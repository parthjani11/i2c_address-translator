==> flow/design.v <==
module i2c_project(
input clk,rst,scl_in,sda_in,sda_dev_in,scl_dev,
output reg sda_out1,
output reg scl_out1,
output reg sda_dev_out1,
output reg sda_out2,
output reg scl_out2,
output reg sda_dev_out2,
output reg enable
);
reg [7:0]address_shift_reg; 
reg [7:0]data_shift_reg; 
reg [7:0]device_tx_reg; 
reg [7:0]device_rx_reg; 
reg rw_flag; 
reg [2:0]state;
reg state2;
reg state3;
reg [6:0]virtual_address=7'b1001001; 
reg [6:0]virtual_address2=7'b1001000; 
reg count;
reg prev_scl;
reg prev_sda;
reg sda_out;
reg scl_out;
reg sda_dev_out;
reg [3:0]cnt_state1;
reg [3:0]cnt_state2;
reg [3:0]cnt_state3;
always@(posedge clk or posedge rst)begin
if(rst)begin
address_shift_reg=8'd0;
data_shift_reg=8'd0;
device_rx_reg=8'd0;
device_tx_reg=8'd0;
rw_flag=0;
state=3'd0;
state2=0;
state3=0;
count=0;
cnt_state1=4'd0;
cnt_state2=4'd0;
cnt_state3=4'd0;
prev_scl=0;
prev_sda=0;
sda_dev_out=0;
scl_out=0;
sda_out=0;
sda_dev_out1=0;
scl_out1=0;
sda_out1=0;
sda_dev_out2=0;
scl_out2=0;
sda_out2=0;
enable=0;
end
else begin
if(state==3'd0)begin 
address_shift_reg=8'd0;
data_shift_reg=8'd0;
device_rx_reg=8'd0;
device_tx_reg=8'd0;
  if(count==0)begin
     prev_scl=scl_in;
	  prev_sda=sda_in;
	  count=count+1'b1;
  end
  else begin
     if((scl_in==1)&&(scl_in==prev_scl)&&(prev_sda==1)&&(sda_in==0))begin
	        sda_out=1;
			  scl_out=1;
			  sda_dev_out=1;
			  state=3'd1; 
			  count=0;
     end	
	  else begin
           prev_scl=scl_in;
		     prev_sda=sda_in;	  
	  end
  end
end
else if(state==3'd1)begin 
	if(scl_in==1 && prev_scl==0)begin
		if(cnt_state1<8)begin
	        address_shift_reg={address_shift_reg[6:0],sda_in};
			  cnt_state1=cnt_state1+4'd1;
			  sda_out=1;
			  scl_out=1;
			  sda_dev_out=1;
      end	
		else begin
           rw_flag=address_shift_reg[0];
			  if(address_shift_reg[7:1]==virtual_address)begin
			        sda_out=0;
					  enable=1; 
					  if(rw_flag==0)begin
                      state=3'd2;	 
					  end
					  else begin
                      state=3'd3;	 
					  end
	        end	
			  else if(address_shift_reg[7:1]==virtual_address2)begin
			        sda_out=0;
					  enable=0; 
					  if(rw_flag==0)begin
                      state=3'd2;	 
					  end
					  else begin
                      state=3'd3;	 
					  end
	        end	
			  else begin
			        sda_out=1;
					  state=3'd0;
			  end
			  cnt_state1=4'd0;
		end
	end
	prev_scl=scl_in;
	if(enable==0)begin
            sda_out1=sda_out;
            sda_dev_out1=sda_dev_out;
            scl_out1=scl_out;				
		  end
		  else begin
		      sda_out2=sda_out;
            sda_dev_out2=sda_dev_out;
            scl_out2=scl_out;
		  end
end
else if(state==3'd2)begin 
	 if(scl_in==1 && prev_scl==0)begin
	     if(state2==0)begin
	         if(cnt_state2<8)begin
                 data_shift_reg={data_shift_reg[6:0],sda_in};
					  cnt_state2=cnt_state2+4'd1;
            end	
				else begin
                 device_tx_reg=data_shift_reg;
                 cnt_state2=4'd0;
                 state2=1;				     
			   end
		  end
		  else begin
		      if(cnt_state2<8)begin
                 sda_dev_out=device_tx_reg[7-cnt_state2];
			        cnt_state2=cnt_state2+4'd1;		  
				end
				else begin
                 if(sda_dev_in==0)
			            cnt_state2=0;
			        else
			            state=3'd4; 
				end
		  end
	end
		  prev_scl=scl_in;
		  if(enable==0)begin
            sda_out1=sda_out;
            sda_dev_out1=sda_dev_out;
            scl_out1=scl_out;				
		  end
		  else begin
		      sda_out2=sda_out;
            sda_dev_out2=sda_dev_out;
            scl_out2=scl_out;
		  end
end
else if(state==3'd3)begin 
	 if(scl_in==1 && prev_scl==0)begin
	     if(state3==0)begin
	         if(cnt_state3<8)begin
                 device_rx_reg={device_rx_reg[6:0],sda_dev_in};
					  cnt_state3=cnt_state3+4'd1;
            end	
				else begin
                 data_shift_reg=device_rx_reg;
                 cnt_state3=4'd0;
                 state3=1;				     
			   end
		  end
		  else begin
		      if(cnt_state3<8)begin
                 sda_out=data_shift_reg[7-cnt_state2];
			        cnt_state3=cnt_state3+4'd1;		  
				end
				else begin
                 if(sda_in==0)
			            cnt_state3=0;
			        else
			            state=3'd4; 
				end
		  end
	end
		  prev_scl=scl_dev;
		  if(enable==0)begin
            sda_out1=sda_out;
            sda_dev_out1=sda_dev_out;
            scl_out1=scl_out;				
		  end
		  else begin
		      sda_out2=sda_out;
            sda_dev_out2=sda_dev_out;
            scl_out2=scl_out;
		  end
end
else if(state==3'd4)begin 
      address_shift_reg=8'd0;
		data_shift_reg=8'd0;
		device_rx_reg=8'd0;
		device_tx_reg=8'd0;
		if(count==0)begin
           prev_scl=scl_in;
			  scl_out=sda_in;
			  sda_dev_out=1;
			  state=3'd0;
			  count=0;  
		end
		else begin
           if((scl_in==1)&&(scl_in==prev_scl)&&(prev_sda==0)&&(sda_in==1))begin
                 sda_out=1;
		           scl_out=1;
		           sda_dev_out=1;
		           state=3'd0;
		           count=0;			  
			  end
			  else begin
			        prev_scl=scl_in;
					  prev_sda=sda_in;
			  end
		end
end
end
end
endmodule
; Step by step through the tools: i2c_project
; The steps from the RTL of i2c_project to its reports follow in flow order.
; Lines are those of the file above, counted from 1.
; Library cell names are shortened.
; Not given: -
[design]
design = i2c_project
clock_port = clk
library = sky130hd
lib_corner = tt_025C_1v80

; Word level
; Source: Yosys, flattened and elaborated, memories not mapped. Widths are those after wreduce. Registers that Yosys merges into a memory's read port (data or address) are not register bits. Print and check cells do not count. Equal cells are merged and count once.
[classes]
add_sub_neg = 5
cmp = 3
n_eq = 49
shift = 2
muxes = 167
logic = 6
reduce_and_logical = 39
[op_table]
columns = operator, count
row1 = two-way mux 8 bit, 30
row2 = two-way mux 1 bit, 107
row3 = two-way mux 3 bit, 21
row4 = inequality test 3 bit (second input constant), 12
row5 = two-way mux 4 bit, 9
row6 = AND reduction 5 bit, 6
row7 = AND reduction 6 bit, 5
row8 = inequality test 3 x 2 -> 1 bit (second input constant), 8
row9 = inequality test 4 bit (second input constant), 6
row10 = inequality test 5 bit (second input constant), 4
row11 = nonzero test 4 bit, 4
row12 = variable part select 8 x 5 -> 1 bit, 2
row13 = AND reduction 14 bit, 1
row14 = == test 7 bit (second input constant), 2
row15 = inequality test 2 bit (second input constant), 6
row16 = AND reduction 3 bit, 4
row17 = nonzero test 3 bit, 4
row18 = adder 4 x 1 -> 4 bit (second input constant), 3
row19 = < comparator 4 bit (second input constant), 3
row20 = AND reduction 4 bit, 2
row21 = AND reduction 8 bit, 1
row22 = AND reduction 7 bit, 1
row23 = logical AND 1 bit, 6
row24 = inverter 1 bit, 6
row25 = == test 3 x 2 -> 1 bit (second input constant), 2
row26 = inequality test 6 x 1 -> 1 bit (second input constant), 1
row27 = inequality test 6 bit (second input constant), 1
row28 = subtractor 3 x 4 -> 5 bit (first input constant), 1
; Other operator kinds: 11; their cells: 13.
[bits]
ff_bits = 62
inputBits = 6
out_inout_bits = 7
wordCells = 294

; Logic depth
; Longest topological path by Yosys (ltp), each cell counted once; first at word level (registers and memories cut), then after technology mapping (sequential cells cut; the memories' decode and read muxes count).
[logic_depth]
word_depth = 11
ABC_AREA = 0
mapped_depth = 8
depth_no_buf = 5

; After synthesis
; Yosys stat after the flow's synthesis: flattened, memories mapped to cells. It holds for the ABC_AREA given above (unset counts as 0); a run with the other value may have another netlist.
[types]
columns = cell, count, type_area_um2
row1 = dfrtp_1, 63, 1.58E+03
row2 = nand2_1, 56, 210.202
row3 = o21ai_0, 41, 205.197
row4 = mux2_2, 10, 112.608
row5 = nand3_1, 20, 100.096
row6 = mux2i_1, 8, 80.077
row7 = clkbuf_1, 20, 75.072
row8 = inv_1, 18, 67.565
row9 = nor3_1, 13, 65.062
row10 = nor2_1, 17, 63.811
row11 = nor2b_1, 10, 62.56
row12 = a2bb2oi_1, 7, 61.309
row13 = a22oi_1, 8, 60.058
row14 = a21o_1, 7, 52.55
row15 = a21oi_1, 10, 50.048
row16 = ha_1, 3, 37.536
row17 = o31ai_1, 5, 37.536
row18 = nand2b_1, 5, 31.28
; Not listed: further types 31, cells in them 45.
[mapped]
mapped_cells = 366
synth_area_mm2 = 0.0033319
seqArea_mm2 = 0.0016028
flip_flops = 64
n_buf = 22

; Timing after synthesis
; Source: OpenSTA report_checks on the synthesized netlist (no wires, ideal clock, input and output delay 20% of the period each), path of least setup slack; recovery checks are left aside. Register names are those of the netlist, which keeps one name where synthesis merged equal registers.
[synth_path]
path_type = register -> register
startpoint = reg address_shift_reg[6]
endpoint = reg scl_out2
period_ns = 2.33
setup_time_ns = 0.125
t_first_pin_ns = 0.000
arrival_ns = 1.918
required_time_ns = 2.205
path_slack_ns = 0.287
delay_ns = 2.043
driving_pins = 6
path_buffers = 0
synth_period_reached_ns = 2.043
; "delay_ns" is the arrival time less input delay plus setup time.
; "driving_pins" counts driving pins, that of a launching flip-flop among them; a cell with two outputs on the path counts twice.
; "synth_period_reached_ns" is the clock period less the worst setup slack; recovery checks do not enter. This is arithmetic on one report: input and output delays are still those of the set period (20% each).
; The rows between start and end are the longest chain of elaborated cells between them; the timing report does not say that the signal goes this way. Where chains are equally long, one stands for them.
; A line is the first line of the expression or statement that the cell stems from. Yosys adds cells for indexed reads and writes and turns some case tables into memories.
; At most two assigning lines are given for a register; there are more.
[synth_between]
cell_sequence = dfrtp_1 > or2_1 > or4_4 > mux2i_1 > nor3_1 > mux2_2
elab_chain_cells = 9
cells_between = 12
cone_lines = 7
classes_between = eq/ne (3); mux (8); reduce/logical (1)
[synth_lines]
columns = item, line
row1 = "start, declared", 11  ; reg [7:0]address_shift_reg;
row2 = "start, assigned", 32  ; address_shift_reg=8'd0;
row3 = "start, assigned", 85  ; address_shift_reg={address_shift_reg[6:0],sda_in};
row4 = == test 7 bit, 103  ; else if(address_shift_reg[7:1]==virtual_address2)begin
row5 = two-way mux 1 bit, 103
row6 = two-way mux 1 bit, 93  ; if(address_shift_reg[7:1]==virtual_address)begin
row7 = two-way mux 1 bit, 84  ; if(cnt_state1<8)begin
row8 = two-way mux 1 bit, 83  ; if(scl_in==1 && prev_scl==0)begin
row9 = two-way mux 1 bit, 82  ; else if(state==3'd1)begin
row10 = two-way mux 1 bit, 58  ; if(state==3'd0)begin
row11 = two-way mux 1 bit, 121  ; if(enable==0)begin
row12 = two-way mux 1 bit, 82
row13 = "end, assigned", 129  ; scl_out2=scl_out;
row14 = "end, assigned", 167  ; scl_out2=scl_out;
row15 = "end, declared", 7  ; output reg scl_out2,

; Timing after layout
; Path of least setup slack in the final report of run 2 (OpenROAD, finished layout, wires in). Where an end is a register, its clock arrival counts in the times.
[layout_path]
path_type = register -> register
startpoint = reg address_shift_reg[6]
endpoint = reg sda_dev_out2
period_ns = 1.46
setup_time_ns = 0.11
t_first_pin_ns = 0.34
arrival_ns = 2.33
required_time_ns = 1.68
path_slack_ns = -0.65
driving_pins = 7
path_buffers = 1
; The rows between start and end are the longest chain of elaborated cells between them; the timing report does not say that the signal goes this way. Where chains are equally long, one stands for them.
; At most two assigning lines are given for a register; there are more.
[layout_between]
cell_sequence = dfrtp_1 > or2_1 > or4_4 > mux2i_4 > nor3_2 > buf_4 > mux2_4
elab_chain_cells = 9
cells_between = 12
cone_lines = 7
classes_between = eq/ne (3); mux (8); reduce/logical (1)
[layout_lines]
columns = item, line
row1 = "start, declared", 11  ; reg [7:0]address_shift_reg;
row2 = "start, assigned", 32  ; address_shift_reg=8'd0;
row3 = "start, assigned", 85  ; address_shift_reg={address_shift_reg[6:0],sda_in};
row4 = == test 7 bit, 103  ; else if(address_shift_reg[7:1]==virtual_address2)begin
row5 = two-way mux 1 bit, 103
row6 = two-way mux 1 bit, 93  ; if(address_shift_reg[7:1]==virtual_address)begin
row7 = two-way mux 1 bit, 84  ; if(cnt_state1<8)begin
row8 = two-way mux 1 bit, 83  ; if(scl_in==1 && prev_scl==0)begin
row9 = two-way mux 1 bit, 82  ; else if(state==3'd1)begin
row10 = two-way mux 1 bit, 58  ; if(state==3'd0)begin
row11 = two-way mux 1 bit, 121  ; if(enable==0)begin
row12 = two-way mux 1 bit, 82
row13 = "end, assigned", 128  ; sda_dev_out2=sda_dev_out;
row14 = "end, assigned", 166  ; sda_dev_out2=sda_dev_out;
row15 = "end, declared", 8  ; output reg sda_dev_out2,

Memo
Re: implementation data of i2c_project

Module i2c_project, platform sky130hd: 2 stored runs of the flow (Yosys, OpenROAD) with differing settings, in no particular order. Input and output delays are each 20% of the period that was set; the output load is 0.01 pF.
"worstPathTime_ns" means the part of the period allowed to the worst setup path (the constraints hold back 20% at inputs and 20% at outputs) less its slack; where the path has registers, the arrival times of their clocks count too.

# run 1
==> flow/run.sh <==
#!/bin/bash
# the make line also repeats the synthesis and layout settings of config.mk as NAME=value (left out here)
make -C /OpenROAD-flow-scripts/flow DESIGN_CONFIG=/design/flow/config.mk WORK_HOME=/design/flow/orfs CLKGATE_MAP_FILE= finish
==> flow/config.mk <==
export PLATFORM = sky130hd
export DESIGN_NAME = i2c_project
export DESIGN_NICKNAME = i2c_project
export VERILOG_FILES = /design/flow/design.v
export SDC_FILE = /design/flow/constraint.sdc
export NUM_CORES = 4
export LEC_CHECK = 0
export ABC_AREA = 0
export CAP_MARGIN = 30
export CORE_MARGIN = 2
export CORE_UTILIZATION = 67
export CTS_CLUSTER_DIAMETER = 77
export CTS_CLUSTER_SIZE = 33
export GPL_ROUTABILITY_DRIVEN = 0
export GPL_TIMING_DRIVEN = 1
export HOLD_SLACK_MARGIN = 0.1
export MAX_ROUTING_LAYER = met4
export PLACE_DENSITY_LB_ADDON = 0.21
export SLEW_MARGIN = 30
export TNS_END_PERCENT = 35
==> flow/constraint.sdc <==
create_clock -name core_clock -period 1.2 [get_ports {clk}]
set_input_delay 0.2400 -clock core_clock [delete_from_list [all_inputs] [get_ports {clk}]]
set_output_delay 0.2400 -clock core_clock [all_outputs]
set_load 0.01 [all_outputs]

==> run 1: results <==
outcome="no final report: clock tree synthesis broke off with DPL-0033"

# run 2
==> flow/run.sh <==
#!/bin/bash
# the make line also repeats the synthesis and layout settings of config.mk as NAME=value (left out here)
make -C /OpenROAD-flow-scripts/flow DESIGN_CONFIG=/design/flow/config.mk WORK_HOME=/design/flow/orfs CLKGATE_MAP_FILE= finish
==> flow/config.mk <==
export PLATFORM = sky130hd
export DESIGN_NAME = i2c_project
export DESIGN_NICKNAME = i2c_project
export VERILOG_FILES = /design/flow/design.v
export SDC_FILE = /design/flow/constraint.sdc
export NUM_CORES = 4
export LEC_CHECK = 0
export CAP_MARGIN = 20
export CORE_MARGIN = 2
export CORE_UTILIZATION = 40
export SLEW_MARGIN = 20
==> flow/constraint.sdc <==
create_clock -name core_clock -period 1.46 [get_ports {clk}]
set_input_delay 0.2920 -clock core_clock [delete_from_list [all_inputs] [get_ports {clk}]]
set_output_delay 0.2920 -clock core_clock [all_outputs]
set_load 0.01 [all_outputs]

==> run 2: results <==
yosys_chip_area_mm2=0.0033319
dieArea_mm2=0.0090764
finalCellArea_mm2=0.0051437
finalUtil_frac=0.632
setup_worst_slack_ns=-0.649
timing.setup.tns_ns=-9.087
worstPathTime_ns=2.11
worst_setup_path_type="register -> register"
